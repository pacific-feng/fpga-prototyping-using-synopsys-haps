==> flow/design.v <==
module Layer1(clk, reset, finish, crd, cwr, csel, caddr_rd, cdata_rd, caddr_wr, cdata_wr, Finish);
input clk, reset, finish;
input [19:0] cdata_rd;
output reg crd, cwr;
output reg [2:0]  csel;
output reg [11:0] caddr_rd, caddr_wr;
output reg [19:0] cdata_wr;
output Finish;
reg [11:0] addr;
reg [2:0] cs, ns;
reg [2:0] countS1;
reg [5:0] countS2;
reg count_ker, enS1, enS2;
wire switch, count_en;
parameter S0=3'b000, S1=3'b001, S2=3'b010, S3=3'b011, S4=3'b100;
always @ (posedge clk or posedge reset)
	if (reset)
		countS1 <= 3'd0;
	else if(countS1==4 || cs ==4)
		countS1 <= 3'd0;
	else if(enS1&&ns==1)	
		countS1 <= countS1 + 3'd1;
	else
		countS1 <= countS1;
always @ (*)
	case(countS1)
	3'b000: addr <= 1;
	3'b001: addr <= 63;
	3'b010: addr <= 1;
	3'b011: addr <= -63;
	default: addr <= 0;
	endcase
always @ (posedge clk or posedge reset)
	if (reset)
		countS2 <= 6'd0;
	else if (cs==4)
		countS2 <= 6'd0;
	else if(enS2)	
		countS2 <= countS2 + 6'd1;
	else
		countS2 <= countS2;
always @ (posedge clk or posedge reset)
	if(reset)
		caddr_rd <= -1;
	else if(count_en)
		caddr_rd <= (countS2==63) ? (caddr_rd + 1) : (caddr_rd + addr);
	else
		caddr_rd <= caddr_rd;
always @ (posedge clk or posedge reset) 
	if(reset) 
		cs <= S0 ;
	else 
		cs <= ns ;
always @ (*)
	case(cs)
		S0:begin
			csel <= 3'b000;
			crd <= 1'b0;
			cwr <= 1'b0;
			enS1 <= 1'b0;
			enS2 <= 1'b0;
			end
		S1:begin
			csel <= (~count_ker) ? 3'b010 : 3'b001;
			crd <= 1'b1;
			cwr <= 1'b0;
			enS1 <= 1'b1;
			enS2 <= 1'b0;
			end
		S2:begin
			csel <= (~count_ker) ? 3'b100 : 3'b011;
			crd <= 1'b0;
			cwr <= 1'b1;
			enS1 <= 1'b1;
			enS2 <= 1'b1;
			end
		S3:begin
			csel <= 3'b000;
			crd <= 1'b0;
			cwr <= 1'b0;
			enS1 <= 1'b1;
			enS2 <= 1'b1;
			end
		S4:begin
			csel <= 3'b000;
			crd <= 1'b0;
			cwr <= 1'b0;
			enS1 <= 1'b0;
			enS2 <= 1'b0;
			end
		default:begin
			csel <= 3'b000;
			enS1 <= 1'b1;
			enS2 <= 1'b0;
			crd <= 1'b0;
			cwr <= 1'b0;
			end
	endcase
always @ (posedge clk or posedge reset)
	if(reset)
		cdata_wr <= 20'd0;
	else if (cs ==3 || cs ==4)
		cdata_wr <= 20'd0;
	else if (enS1 || enS2)
		cdata_wr <= (cdata_rd > cdata_wr) ? cdata_rd : cdata_wr;
	else 
		cdata_wr <= 20'd0;
always @ (*) 
	if (reset) 
		ns <= S0 ;
	else begin
		case (cs) 
			S0: ns <= (finish) ? S1 : S0;
			S1: ns <= (countS1==3) ? S2 : S1;
			S2: ns <= (switch) ? S4 : S3;
			S3: ns <= S1;
			S4: ns <= (count_ker) ? S0 : S1;
			default: ns <= S0;
		endcase 
	end 
always @ (posedge clk or posedge reset)
	if(reset)
		caddr_wr <= 12'd0;
	else if(switch && ns==4)
		caddr_wr <= 12'd0;
	else if(cwr)
		caddr_wr <= caddr_wr + 1;
	else
		caddr_wr <= caddr_wr;
always @ (posedge clk or posedge reset)
	if(reset)
		count_ker <= 1;
	else if(switch && cs==3)
		count_ker <= count_ker + 1;
	else
		count_ker <= count_ker;
assign count_en = (ns==1) ? 1'b1 : 1'b0;
assign switch = &(caddr_wr[9:0]);
assign Finish = (cs==S4) && (ns==S0);
endmodule
# From RTL to reports: Layer1
# The steps from the RTL of Layer1 to its reports follow in flow order.
# Lines are those of the file above, counted from 1.
# The mark n/a stands for no value.
# design
top_module	Layer1
clock	clk
lib	sky130hd
corner	tt_025C_1v80

# Word-level counts
# Yosys after proc, flatten, opt, wreduce and memory -nomap, before mapping. Memory bits, and registers merged into a memory's read port (data or address), are not among the register bits. Print and check cells are not counted. Equal cells are merged and count once.
# word_totals
output_inout_bits	50
regBits	57
wordCells	68
inputBits	23
# classes
muxes	25
n_reduce_logical	17
equal	12
addsub	6
n_cmp	1
# op_table
op	count
20-bit 2-to-1 mux	3
12-bit case mux with 3-bit select	1
12-bit 2-to-1 mux	3
12-bit by 1-bit adder with 12-bit output (second input constant)	2
20-bit > comparator	1
3-bit case mux with 5-bit select	1
3-bit 2-to-1 mux	5
12-bit adder	1
3-bit by 2-bit == test with 1-bit output (second input constant)	4
6-bit 2-to-1 mux	2
10-bit AND reduction	1
3-bit by 1-bit == test with 1-bit output (second input constant)	3
3-bit == test (second input constant)	3
3-bit logical NOT	3
1-bit 2-to-1 mux	7
2-bit nonzero test	3
2-bit OR reduction	3
6-bit by 1-bit adder with 6-bit output (second input constant)	1
6-bit == test (second input constant)	1
3-bit case mux with 2-bit select	1
1-bit logical AND	4
2-bit 2-to-1 mux	2
1-bit logical OR	3
3-bit by 1-bit adder with 3-bit output (second input constant)	1
3-bit by 2-bit != test with 1-bit output (second input constant)	1
1-bit adder (second input constant)	1

# Logic depth
# Yosys ltp: most cells in a row. Word level: on the elaborated netlist, between registers, memories and ports. Mapped: between sequential cells and ports; inverters and the memories' decode and read muxes count.
# depth
depth_word	8
ABC_AREA	0
depth_mapped	13

# Netlist
# Source: synth_stat.txt of the flow (Yosys; design flattened, memories mapped). It holds for the ABC_AREA given above (unset counts as 0); a run with the other value may have another netlist.
# by_type
type	count
sky130_fd_sc_hd__dfrtp_1	45
sky130_fd_sc_hd__ha_1	39
sky130_fd_sc_hd__dfstp_2	14
sky130_fd_sc_hd__a22o_1	19
sky130_fd_sc_hd__xor2_1	14
sky130_fd_sc_hd__nor2_1	31
sky130_fd_sc_hd__inv_1	30
sky130_fd_sc_hd__nand2_1	30
sky130_fd_sc_hd__a21oi_1	19
sky130_fd_sc_hd__o21ai_0	18
sky130_fd_sc_hd__xnor2_1	10
sky130_fd_sc_hd__a211oi_1	6
sky130_fd_sc_hd__nand3_1	9
sky130_fd_sc_hd__nand4_1	7
sky130_fd_sc_hd__and3_1	6
sky130_fd_sc_hd__mux2_2	3
sky130_fd_sc_hd__a21o_1	4
sky130_fd_sc_hd__nor3_1	5
# Not listed: further types 38, cells in them 59.
# synth_totals
flip_flops	59
seqArea_mm2	0.0014939
stdcells	368
synth_area_mm2	0.0036573

# Path before layout
# OpenSTA on the mapped netlist: ideal clock, no wires. The path of least setup slack (recovery checks aside). Input and output delay are each 20% of the period. Register names are those of the netlist, which keeps one name where synthesis merged equal registers.
# synth_timing
path_type	input -> output
from	input port reset
to	output port Finish
output_delay_ns	0.772
stages	4
delay_ns	1.796
launch_ns	0.772
setup_slack_ns	0.520
period_ns	3.86
arrival_time_ns	2.568
in_delay_ns	0.772
synth_period_reached_ns	3.34
# "delay_ns" = arrival - input delay + setup time.
# At an output port there is no setup time.
# "stages": output pins that drive a net of the path, with the launching flip-flop's if there is one; two outputs of one cell count as two.
# "synth_period_reached_ns" is the clock period less the worst setup slack; recovery checks do not enter. This is arithmetic on one report: input and output delays are still those of the set period (20% each).
# The rows between start and end are the longest chain of elaborated cells between them; the timing report does not say that the signal goes this way. Where chains are equally long, one stands for them.
# A line is the first line of the expression or statement that the cell stems from. Yosys adds cells for indexed reads and writes and turns some case tables into memories.
# synth_via
cell_sequence	sky130_fd_sc_hd__inv_1 -> sky130_fd_sc_hd__nand2_1 -> sky130_fd_sc_hd__nand2_1 -> sky130_fd_sc_hd__nor3_1
elab_chain_len	3
# synth_rtl
element	line	source
start: declaration	2	input clk, reset, finish;
3-bit 2-to-1 mux	109	if (reset)
3-bit logical NOT	139	assign Finish = (cs==S4) && (ns==S0);
1-bit logical AND	139
end: declaration	8	output Finish;

# Worst path after layout
# From the final timing report of record 1: the path of least setup slack in the routed layout; clock arrival at registers is part of the times.
# layout_timing
path_type	input -> output
from	input port reset
to	output port Finish
setup_slack_ns	0.98
output_delay_ns	0.90
in_delay_ns	0.90
period_ns	4.51
arrival_time_ns	2.63
launch_ns	0.90
stages	6
# The rows between start and end are the longest chain of elaborated cells between them; the timing report does not say that the signal goes this way. Where chains are equally long, one stands for them.
# layout_via
cell_sequence	sky130_fd_sc_hd__dlygate4sd2_1 -> sky130_fd_sc_hd__inv_6 -> sky130_fd_sc_hd__nand2_1 -> sky130_fd_sc_hd__nand2_1 -> sky130_fd_sc_hd__nor3_1 -> sky130_fd_sc_hd__clkdlybuf4s50_1
elab_chain_len	3
# layout_rtl
element	line	source
start: declaration	2	input clk, reset, finish;
3-bit 2-to-1 mux	109	if (reset)
3-bit logical NOT	139	assign Finish = (cs==S4) && (ns==S0);
1-bit logical AND	139
end: declaration	8	output Finish;

# Settings and measured results of 2 stored flow runs for module Layer1 (sky130hd), not sorted in any way. The constraints put input and output delay at 20% of the set period each and load the outputs with 0.01 pF.
# "achieved_period_ns": clock period set for the run, less the worst setup slack. It is reckoned from that one timing run; input and output delays stay at 20% of the period that was set.
# "worst_path_ns" means the part of the period allowed to the worst setup path (the constraints hold back 20% at inputs and 20% at outputs) less its slack; where the path has registers, the arrival times of their clocks count too.
# "power_total_uw": no workload was simulated; the value follows from the tool's default switching activity.
# Settings: n/a = not set for that run.
run	period_ns	CORE_UTILIZATION	SETUP_SLACK_MARGIN	PLACE_DENSITY_LB_ADDON	CORE_ASPECT_RATIO	CORE_MARGIN	CELL_PAD_IN_SITES_GLOBAL_PLACEMENT	GPL_TIMING_DRIVEN	GPL_ROUTABILITY_DRIVEN	MAX_ROUTING_LAYER	CAP_MARGIN	SLEW_MARGIN	CTS_CLUSTER_SIZE	post_synth_area_mm2	design.die.area_mm2	finish.stdcell_area_mm2	finish.utilization_pct	worstSetupSlack_ns	total_negative_slack_ns	holdWs_ns	power_total_uw	achieved_period_ns	worst_path_ns	critical_path_kind
record 1	4.51	15	0.74	0.15	0.6	7	1	0	1	met5	20	20	n/a	0.0036573	0.0290932	0.0051662	21.5	0.978	0.000	0.480	2366	3.532	1.73	input -> output
record 2	3.5	62	n/a	0.22	1.46	2	0	n/a	n/a	met4	20	20	21	0.0036573	0.0065403	0.0045969	81.3	0.415	0.000	0.484	2474	3.085	2.38	register -> output

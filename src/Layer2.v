==> flow/design.v <==
module Layer2(clk, reset, Finish1, 
    crd2, cwr2, csel2, 
    caddr_rd2, cdata_rd, 
    caddr_wr2, cdata_wr2, 
    Finish2
);
input clk, reset, Finish1 ; 
input [19:0] cdata_rd ;
output Finish2, crd2, cwr2 ;
output reg [2:0] csel2 ;
output reg [11:0] caddr_wr2, caddr_rd2 ;
output reg [19:0] cdata_wr2 ;
reg [2:0] cs, ns ;
always @(posedge clk or posedge reset) begin
    if(reset)
        cs <= 0 ;
    else 
        cs <= ns ;
end
always @(*) begin
    case (cs)
        3'd0 : ns <= {2'b0, Finish1} ;
        3'd1 : ns <= 3'd2 ;
        3'd2 : ns <= 3'd3 ;
        3'd3 : ns <= 3'd4 ;
        3'd4 : ns <= {&caddr_wr2[10:0], 2'b01} ; 
        default : ns <= 0 ;
    endcase
end 
assign crd2 = (cs==1) | (cs==3) ;
assign cwr2 = (cs==2) | (cs==4) ;
assign caddr_wr2_en = (cs==2) | (cs==4) ;
assign Finish2 = (cs==5) ;
always @(*) begin
    case (cs)
        3'd1 : csel2 <= 3 ;
        3'd2 : csel2 <= 5 ;
        3'd3 : csel2 <= 4 ;
        3'd4 : csel2 <= 5 ;
        default : csel2 <= 0 ;
    endcase
end
always @(posedge clk or posedge reset) begin
    if(reset)
        caddr_rd2 <= 0 ;
    else if (cs==3)
        caddr_rd2 <= caddr_rd2 + 1 ;
    else 
        caddr_rd2 <= caddr_rd2 ;
end
always @(posedge clk or posedge reset) begin
    if(reset)
        caddr_wr2 <= 0 ;
    else if (caddr_wr2_en) 
        caddr_wr2 <= caddr_wr2 + 1 ;
    else 
        caddr_wr2 <= caddr_wr2 ;
end
always @(posedge clk or posedge reset) begin
    if(reset)
        cdata_wr2 <= 0 ;
    else 
        cdata_wr2 <= cdata_rd ;
end
endmodule
# Step by step through the tools: Layer2
# What the tools print for Layer2, step after step.
# Lines are those of the file above, counted from 1.
# Operators carry their Yosys type and port widths (W data, S select, Z words).
# Not given: n/a
[design] top_module="Layer2" clock="clk" library="sky130hd" corner="tt_025C_1v80"

# Word level
# Source: Yosys, flattened and elaborated, memories not mapped. Widths are those after wreduce; folded enables and synchronous resets count as part of the registers. Registers that Yosys merges into a memory's read port (data or address) are not register bits. Print and check cells do not count. Equal cells are merged and count once.
[word_totals] reg_bits=47 in_bits=23 out_inout_bits=50 elab_cells=18
[classes] add_sub_neg=2 eq_ne=5 muxes=2 logic=2 n_reduce_logical=3
[op_table] cell="$add A12 B1 Y12 const B" n=2
[op_table] cell="$pmux W3 S5" n=1
[op_table] cell="$reduce_and A11 Y1" n=1
[op_table] cell="$pmux W3 S3" n=1
[op_table] cell="$eq A3 B2 Y1 const B" n=2
[op_table] cell="$eq A3 B3 Y1 const B" n=2
[op_table] cell="$eq A3 B1 Y1 const B" n=1
[op_table] cell="$logic_not A3 Y1" n=1
[op_table] cell="$or A1 B1 Y1" n=2
[op_table] cell="$reduce_or A2 Y1" n=1

# Depth
# Depth = most cells in a row (Yosys ltp): at word level without a register or memory, in the mapped netlist without a sequential cell, where the memories' decode and read muxes count.
[depth] depth_word=3 ABC_AREA=0 mapped_depth=6 depth_no_buf=5

# Synthesis result
# The flow's flattened synthesis, as Yosys stat reports it; memories are mapped. The netlist is that of the ABC_AREA named above (0 if unset); the other value can give another one.
# The area totals of this step are shown rounded.
[types] cell="sky130_fd_sc_hd__dfrtp_1" n=47 type_area_um2=1.18E+03
[types] cell="sky130_fd_sc_hd__xnor2_1" n=15 type_area_um2=131.376
[types] cell="sky130_fd_sc_hd__xor2_1" n=8 type_area_um2=70.067
[types] cell="sky130_fd_sc_hd__nand2_1" n=13 type_area_um2=48.797
[types] cell="sky130_fd_sc_hd__nor2_1" n=9 type_area_um2=33.782
[types] cell="sky130_fd_sc_hd__nand3_1" n=6 type_area_um2=30.029
[types] cell="sky130_fd_sc_hd__ha_1" n=2 type_area_um2=25.024
[types] cell="sky130_fd_sc_hd__nand4_1" n=4 type_area_um2=25.024
[types] cell="sky130_fd_sc_hd__buf_6" n=2 type_area_um2=22.522
[types] cell="sky130_fd_sc_hd__nor4_4" n=1 type_area_um2=21.27
[types] cell="sky130_fd_sc_hd__and3_1" n=3 type_area_um2=18.768
[types] cell="sky130_fd_sc_hd__xnor2_2" n=1 type_area_um2=16.266
[types] cell="sky130_fd_sc_hd__nor3_1" n=3 type_area_um2=15.014
[types] cell="sky130_fd_sc_hd__or4b_4" n=1 type_area_um2=13.763
[types] cell="sky130_fd_sc_hd__nand2b_1" n=2 type_area_um2=12.512
[types] cell="sky130_fd_sc_hd__inv_1" n=3 type_area_um2=11.261
[types] cell="sky130_fd_sc_hd__mux2_2" n=1 type_area_um2=11.261
[types] cell="sky130_fd_sc_hd__and3b_1" n=1 type_area_um2=8.758
# Not listed: further types 11, cells in them 12.
[mapped] cell_count=134 mapped_area_um2=1800 seq_area_um2=1200 ff_cells=47 buf_cells=5

# Worst setup path after synthesis
# Source: OpenSTA report_checks on the synthesized netlist (no wires, ideal clock, input and output delay 20% of the period each), path of least setup slack; recovery checks are left aside. Register names are those of the netlist, which keeps one name where synthesis merged equal registers.
[synth_timing] path_kind="flip-flop to flip-flop" from="reg cs[1]" to="reg caddr_wr2[11]" clock_period_ns=2.76 setup_ns=0.079 t_first_pin_ns=0.000 arrival_time_ns=1.696 required_time_ns=2.681 slack_ns=0.985 path_delay_ns=1.775 stages=7 n_path_buf=2 period_less_setup_slack_ns=1.775
# "path_delay_ns" is the arrival time less input delay plus setup time.
# "stages": output pins that drive a net of the path, with the launching flip-flop's if there is one; two outputs of one cell count as two.
# "period_less_setup_slack_ns" is the clock period less the worst setup slack; recovery checks do not enter. This is arithmetic on one report: input and output delays are still those of the set period (20% each).
# The rows between start and end are the longest chain of elaborated cells between them; the timing report does not say that the signal goes this way. Where chains are equally long, one stands for them.
# A line is the first line of the expression or statement that the cell stems from. Yosys adds cells for indexed reads and writes and turns some case tables into memories.
# A register here has more assigning lines than the two given.
[synth_via] cell_sequence="sky130_fd_sc_hd__dfrtp_1 sky130_fd_sc_hd__buf_4 sky130_fd_sc_hd__xnor2_2 sky130_fd_sc_hd__or4b_4 sky130_fd_sc_hd__buf_6 sky130_fd_sc_hd__nor4_4 sky130_fd_sc_hd__xor2_1" elab_chain_len=2 cone_cells=3 classes_between="eq/ne (2); logic (1)"
[synth_lines] item="start, declared" line=13 source="reg [2:0] cs, ns ;"
[synth_lines] item="start, assigned" line=16 source="cs <= 0 ;"
[synth_lines] item="start, assigned" line=18 source="cs <= ns ;"
[synth_lines] item="$eq A3 B2 Y1" line=32 source="assign caddr_wr2_en = (cs==2) | (cs==4) ;"
[synth_lines] item="$or A1 B1 Y1" line=32
[synth_lines] item="end, assigned" line=55 source="caddr_wr2 <= caddr_wr2 + 1 ;"
[synth_lines] item="end, assigned" line=57 source="caddr_wr2 <= caddr_wr2 ;"
[synth_lines] item="end, declared" line=11 source="output reg [11:0] caddr_wr2, caddr_rd2 ;"

# Path in the finished layout
# Path of least setup slack in the final report of job 1 (OpenROAD, finished layout, wires in). Where an end is a register, its clock arrival counts in the times.
[layout_timing] path_kind="flip-flop to flip-flop" from="reg cs[1]" to="reg caddr_wr2[3]" clock_period_ns=1.25 setup_ns=0.11 t_first_pin_ns=0.29 arrival_time_ns=1.85 required_time_ns=1.43 slack_ns=-0.42 stages=6 n_path_buf=2
# The rows between start and end are the longest chain of elaborated cells between them; the timing report does not say that the signal goes this way. Where chains are equally long, one stands for them.
# A register here has more assigning lines than the two given.
[layout_via] cell_sequence="sky130_fd_sc_hd__dfrtp_2 sky130_fd_sc_hd__buf_6 sky130_fd_sc_hd__xnor2_4 sky130_fd_sc_hd__or4b_4 sky130_fd_sc_hd__buf_4 sky130_fd_sc_hd__xnor2_2" elab_chain_len=2 cone_cells=3 classes_between="eq/ne (2); logic (1)"
[layout_lines] item="start, declared" line=13 source="reg [2:0] cs, ns ;"
[layout_lines] item="start, assigned" line=16 source="cs <= 0 ;"
[layout_lines] item="start, assigned" line=18 source="cs <= ns ;"
[layout_lines] item="$eq A3 B2 Y1" line=32 source="assign caddr_wr2_en = (cs==2) | (cs==4) ;"
[layout_lines] item="$or A1 B1 Y1" line=32
[layout_lines] item="end, assigned" line=55 source="caddr_wr2 <= caddr_wr2 + 1 ;"
[layout_lines] item="end, assigned" line=57 source="caddr_wr2 <= caddr_wr2 ;"
[layout_lines] item="end, declared" line=11 source="output reg [11:0] caddr_wr2, caddr_rd2 ;"

# Record of 2 stored runs of the RTL-to-layout flow on Layer2, platform sky130hd. The runs are unordered. Constraints: input delay and output delay 20% of the set period each, output load 0.01 pF.
# "timing.achieved_period_ns" = clock period - worst setup slack. The figure is calculated, with input and output delays left at 20% of the set period.
# "worst_path_ns" = time allowed to the worst setup path (clock period - input delay - output delay, where it has them) - its slack; a late launch clock adds to it, a late capture clock takes from it.
# By "final_power_uw" is meant OpenSTA's value without simulated activity: inputs other than the clock are taken to toggle once in ten clock periods, and the tool carries that through the logic.
# Values from the reports are rounded here.
run="job 1" settings period_ns=1.25 CORE_UTILIZATION=35 SETUP_SLACK_MARGIN=0.2 PLACE_DENSITY_LB_ADDON=0.18 CELL_PAD_IN_SITES_GLOBAL_PLACEMENT=3 TNS_END_PERCENT=75 ABC_AREA=0 GPL_ROUTABILITY_DRIVEN=1 CTS_CLUSTER_SIZE=40 MIN_ROUTING_LAYER="met2" MAX_ROUTING_LAYER="met5" CAP_MARGIN=20 CORE_MARGIN=2 SLEW_MARGIN=20
run="job 1" results timing.setup.tns_ns=-8.1 fin_util_pct=66 total_die_area_um2=5600 final_cell_area_um2=3200 timing.setup.ws_ns=-0.42 final_power_uw=6200 timing.achieved_period_ns=1.665 worst_path_ns=1.67 critical_path_type="flip-flop to flip-flop" synthArea_um2=1800
run="job 2" settings period_ns=1.92 CORE_UTILIZATION=49 SETUP_SLACK_MARGIN=0.13 PLACE_DENSITY=0.67 CELL_PAD_IN_SITES_GLOBAL_PLACEMENT=2 CELL_PAD_IN_SITES_DETAIL_PLACEMENT=1 GPL_TIMING_DRIVEN=1 CAP_MARGIN=25 SLEW_MARGIN=30 MAX_ROUTING_LAYER="met4" CORE_MARGIN=2
run="job 2" outcome="not finished: placement ended with error GPL-0301"

==> flow/design.v <==
module CONV_TMR(
    clk, accumulate,
    _idata, kernel, bias, 
    cdata_wr0
) ;
input clk, accumulate ;
input signed [19:0] _idata, kernel, bias ;
output signed [19:0] cdata_wr0 ;
wire signed [19:0] _cdata_wr0 ;
wire signed [39:0] __cdata_wr0, M ;
reg signed [39:0] convolution ;
assign __cdata_wr0 = convolution + {bias[19], bias[19], bias[19], bias[19], bias, 16'b0} ;
assign _cdata_wr0 = __cdata_wr0[35:16] + {19'b0, __cdata_wr0[15]} ;
assign cdata_wr0 = (_cdata_wr0[19]) ? 0 : _cdata_wr0 ;          
Multiplier20 M0(.A(_idata), .B(kernel), .M(M)) ;
always @(posedge clk) begin                  
	if (accumulate)
		convolution <= convolution + M ;
	else 
		convolution <= 0 ;
end
endmodule 
module Multiplier20(A, B, M) ; 
input signed [19:0] A, B ;
output signed [39:0] M ;
assign M = A * B ;
endmodule 
Tool chain data of CONV_TMR
Tool output for the design above, in the order of the flow.
Lines are those of the file above, counted from 1.
Library cell names are shortened.
Not given: --
- design top: CONV_TMR
- clock: clk
- standard-cell library: sky130hd
- timing corner: tt_025C_1v80

Elaborated design
Source: Yosys, flattened and elaborated, memories not mapped. Widths are those after wreduce; folded enables and synchronous resets count as part of the registers. Registers that Yosys merges into a memory's read port (data or address) are not register bits. Print and check cells do not count. Equal cells are merged and count once.
- noted flip-flop bits (word level): 40
- clocked read ports x word width: 0
- bits in latches at 0
- memory bits (writable) at 0
- bits in read-only memories: 0
- output and inout bits at 20
- memory cells: 0
- add/sub/neg operators: 3
- noted divide/modulo/power cells: 0
- bitwise logic cells: 0
- shifts and indexed selects at 0
- mux-type cells at 1
- multipliers at 1
- reductions and logical operators at 0
- equality and inequality tests at 0
- $lt $le $gt $ge: 0
- operators by type and width (cell ; number):
    20-bit by 20-bit multiplier with 40-bit output ; 1
    40-bit adder ; 1
    36-bit adder ; 1
    20-bit by 1-bit adder with 20-bit output ; 1
    19-bit two-way mux ; 1

Logic depth
Longest topological path by Yosys (ltp), each cell counted once; first at word level (registers and memories cut), then after technology mapping (sequential cells cut; the memories' decode and read muxes count).
- depth after elaboration at 3
- ABC_AREA: 0
- noted depth in mapped cells: 28
- gate-level depth less buffers: 26

Netlist
Yosys stat after the flow's synthesis: flattened, memories mapped to cells. It holds for the ABC_AREA given above (unset counts as 0); a run with the other value may have another netlist.
- noted mapped flip-flops: 36
- noted synthesis area: 17972.2 um2
- noted cell count: 2036
- cells by type (type ; number ; total area (um2)):
    fa_1 ; 424 ; 8.49E+03
    inv_1 ; 579 ; 2.17E+03
    ha_1 ; 140 ; 1751.68
    and2_1 ; 190 ; 1188.64
    nand2_1 ; 217 ; 814.531
    dfxtp_1 ; 36 ; 720.691
    xnor2_1 ; 55 ; 481.712
    clkbuf_1 ; 76 ; 285.274
    xor2_1 ; 27 ; 236.477
    nor2_1 ; 61 ; 228.97
    a21o_1 ; 28 ; 210.202
    a21oi_1 ; 42 ; 210.202
    nor2b_1 ; 19 ; 118.864
    o21ai_0 ; 18 ; 90.086
    o21a_1 ; 9 ; 67.565
    nand2b_1 ; 10 ; 62.56
    a211oi_1 ; 8 ; 60.058
    nand3_1 ; 9 ; 45.043
Not listed: further types 43, cells in them 88.
The figures by module come from a second, unflattened synthesis with its own total; it is not the netlist above.
- cells (unflattened synthesis): 2239
- area (unflattened synthesis) at 19641.3 um2
Each row is one instance without its submodules.
- modules (module ; cells ; instances ; area (um2) ; sequential area (um2)):
    Multiplier20 ; 1678 ; 1 ; 15207.1 ; 0.0
    CONV_TMR ; 561 ; 1 ; 4434.3 ; 720.7

Path before layout
Path of least setup slack by OpenSTA after synthesis, without wires, with an ideal clock, recovery checks aside; 20% of the period is set as input and as output delay. Where synthesis merged equal registers, the netlist keeps one of their names.
- path type: input-to-reg
- from: input port kernel[0]
- to: register convolution[35]
- noted input delay: 3.740 ns
- period at 18.7 ns
- data required time at 18.629 ns
- launch time at the first pin at 3.740 ns
- driving pins on the path at 24
- library setup time: 0.071 ns
- arrival: 10.640 ns
- slack: 7.989 ns
- noted path buffers: 1
- noted delay of the path: 6.971 ns
- period reached after synthesis at 10.711 ns
"delay of the path" = arrival - input delay + setup time.
"driving pins on the path": output pins that drive a net of the path, with the launching flip-flop's if there is one; two outputs of one cell count as two.
"period reached after synthesis" is the clock period less the worst setup slack; recovery checks do not enter. This is arithmetic on one report: input and output delays are still those of the set period (20% each).
The rows between start and end are the longest chain of elaborated cells between them; the timing report does not say that the signal goes this way. Where chains are equally long, one stands for them.
A line is the first line of the expression or statement that the cell stems from. Yosys adds cells for indexed reads and writes and turns some case tables into memories.
- cell sequence: clkbuf_1 nand2_1 inv_1 fa_1 inv_1 fa_1 fa_1 inv_1 fa_1 fa_1 fa_1 inv_1 fa_1 inv_1 ha_1 and3_1 a211o_1 a211o_1 a21o_1 a2111oi_2 or4b_1 a31oi_1 or3_1 a21oi_1
- noted cells in the longest elaborated chain: 2
- elaborated cells between the ends (all ways): 2
- source lines of those cells: 2
- ends and longest elaborated chain, post-synthesis (element ; line ; RTL):
    from (decl) ; 7 ; input signed [19:0] _idata, kernel, bias ;
    20-bit by 20-bit multiplier with 40-bit output ; 26 ; assign M = A * B ;
    40-bit adder ; 18 ; convolution <= convolution + M ;
    to (assign) ; 18 ;
    to (assign) ; 20 ; convolution <= 0 ;
    to (decl) ; 11 ; reg signed [39:0] convolution ;

Worst path after layout
Path of least setup slack in the final report of run 1 (OpenROAD, finished layout, wires in). Where an end is a register, its clock arrival counts in the times.
- path type: input-to-reg
- from: input port _idata[19]
- to: register convolution[35]
- data required time at 13.82 ns
- slack: 2.39 ns
- library setup time: 0.07 ns
- noted path buffers: 2
- period at 13.6 ns
- launch time at the first pin at 2.72 ns
- noted input delay: 2.72 ns
- arrival: 11.43 ns
- driving pins on the path at 25
The rows between start and end are the longest chain of elaborated cells between them; the timing report does not say that the signal goes this way. Where chains are equally long, one stands for them.
- cell sequence: clkdlybuf4s50_1 clkbuf_1 nand2_2 inv_1 fa_1 inv_1 fa_1 fa_1 inv_1 fa_1 fa_1 fa_1 inv_1 fa_1 inv_1 ha_1 and3_1 a211o_1 a211o_1 a21o_1 a2111oi_2 or4b_1 a31oi_1 or3_1 a21oi_1
- noted cells in the longest elaborated chain: 2
- elaborated cells between the ends (all ways): 2
- source lines of those cells: 2
- ends and longest elaborated chain, after layout (element ; line ; RTL):
    from (decl) ; 7 ; input signed [19:0] _idata, kernel, bias ;
    20-bit by 20-bit multiplier with 40-bit output ; 26 ; assign M = A * B ;
    40-bit adder ; 18 ; convolution <= convolution + M ;
    to (assign) ; 18 ;
    to (assign) ; 20 ; convolution <= 0 ;
    to (decl) ; 11 ; reg signed [39:0] convolution ;

Settings and measured results of 2 stored flow runs for module CONV_TMR (sky130hd), not sorted in any way. The constraints put input and output delay at 20% of the set period each and load the outputs with 0.01 pF.
"reached clock period" is the run's clock period less its worst setup slack. It is reckoned from that one timing run; input and output delays stay at 20% of the period that was set.
"allowed time less slack (worst setup path)" means the part of the period allowed to the worst setup path (the constraints hold back 20% at inputs and 20% at outputs) less its slack; where the path has registers, the arrival times of their clocks count too.

Run 1

==> flow/run.sh <==
#!/bin/bash
# the make line also repeats the synthesis and layout settings of config.mk as NAME=value (left out here)
make -C /OpenROAD-flow-scripts/flow DESIGN_CONFIG=/design/flow/config.mk WORK_HOME=/design/flow/orfs CLKGATE_MAP_FILE= finish
==> flow/config.mk <==
export PLATFORM = sky130hd
export DESIGN_NAME = CONV_TMR
export DESIGN_NICKNAME = CONV_TMR
export VERILOG_FILES = /design/flow/design.v
export SDC_FILE = /design/flow/constraint.sdc
export NUM_CORES = 4
export LEC_CHECK = 0
export CAP_MARGIN = 20
export CELL_PAD_IN_SITES_DETAIL_PLACEMENT = 2
export CORE_MARGIN = 10
export CORE_UTILIZATION = 38
export CTS_CLUSTER_SIZE = 71
export GPL_TIMING_DRIVEN = 0
export MIN_ROUTING_LAYER = met2
export PLACE_DENSITY_LB_ADDON = 0.09
export SETUP_SLACK_MARGIN = 0.57
export SLEW_MARGIN = 20
export TNS_END_PERCENT = 100
==> flow/constraint.sdc <==
create_clock -name core_clock -period 13.6 [get_ports {clk}]
set_input_delay 2.7200 -clock core_clock [delete_from_list [all_inputs] [get_ports {clk}]]
set_output_delay 2.7200 -clock core_clock [all_outputs]
set_load 0.01 [all_outputs]

Measured in run 1:
- allowed time less slack (worst setup path) at 8.49 ns
- type of the worst setup path: input-to-reg
- noted the die footprint: 56,394.4 um2
- noted the final utilization: 0.416
- area of the standard cells in the finished layout at 19,389.8 um2
- reached clock period: 11.211 ns
- setup slack of the critical path: 2.389 ns
- mapped cell area after synthesis: 17,972.2 um2
- smallest hold slack at 0.567 ns
- final setup TNS: 0.000 ns

Run 2

==> flow/run.sh <==
#!/bin/bash
# the make line also repeats the synthesis and layout settings of config.mk as NAME=value (left out here)
make -C /OpenROAD-flow-scripts/flow DESIGN_CONFIG=/design/flow/config.mk WORK_HOME=/design/flow/orfs CLKGATE_MAP_FILE= finish
==> flow/config.mk <==
export PLATFORM = sky130hd
export DESIGN_NAME = CONV_TMR
export DESIGN_NICKNAME = CONV_TMR
export VERILOG_FILES = /design/flow/design.v
export SDC_FILE = /design/flow/constraint.sdc
export NUM_CORES = 4
export LEC_CHECK = 0
export CAP_MARGIN = 20
export CORE_MARGIN = 2
export CORE_UTILIZATION = 40
export SETUP_SLACK_MARGIN = 0.98
export SLEW_MARGIN = 20
==> flow/constraint.sdc <==
create_clock -name core_clock -period 9.06 [get_ports {clk}]
set_input_delay 1.8120 -clock core_clock [delete_from_list [all_inputs] [get_ports {clk}]]
set_output_delay 1.8120 -clock core_clock [all_outputs]
set_load 0.01 [all_outputs]

Measured in run 2:
- setup slack of the critical path: 0.951 ns
- area of the standard cells in the finished layout at 21,439.3 um2
- final setup TNS: 0.000 ns
- noted the die footprint: 46,643.0 um2
- mapped cell area after synthesis: 17,972.2 um2
- allowed time less slack (worst setup path) at 6.30 ns
- type of the worst setup path: input-to-reg
- noted the final utilization: 0.484
- reached clock period: 8.109 ns
- smallest hold slack at 0.559 ns
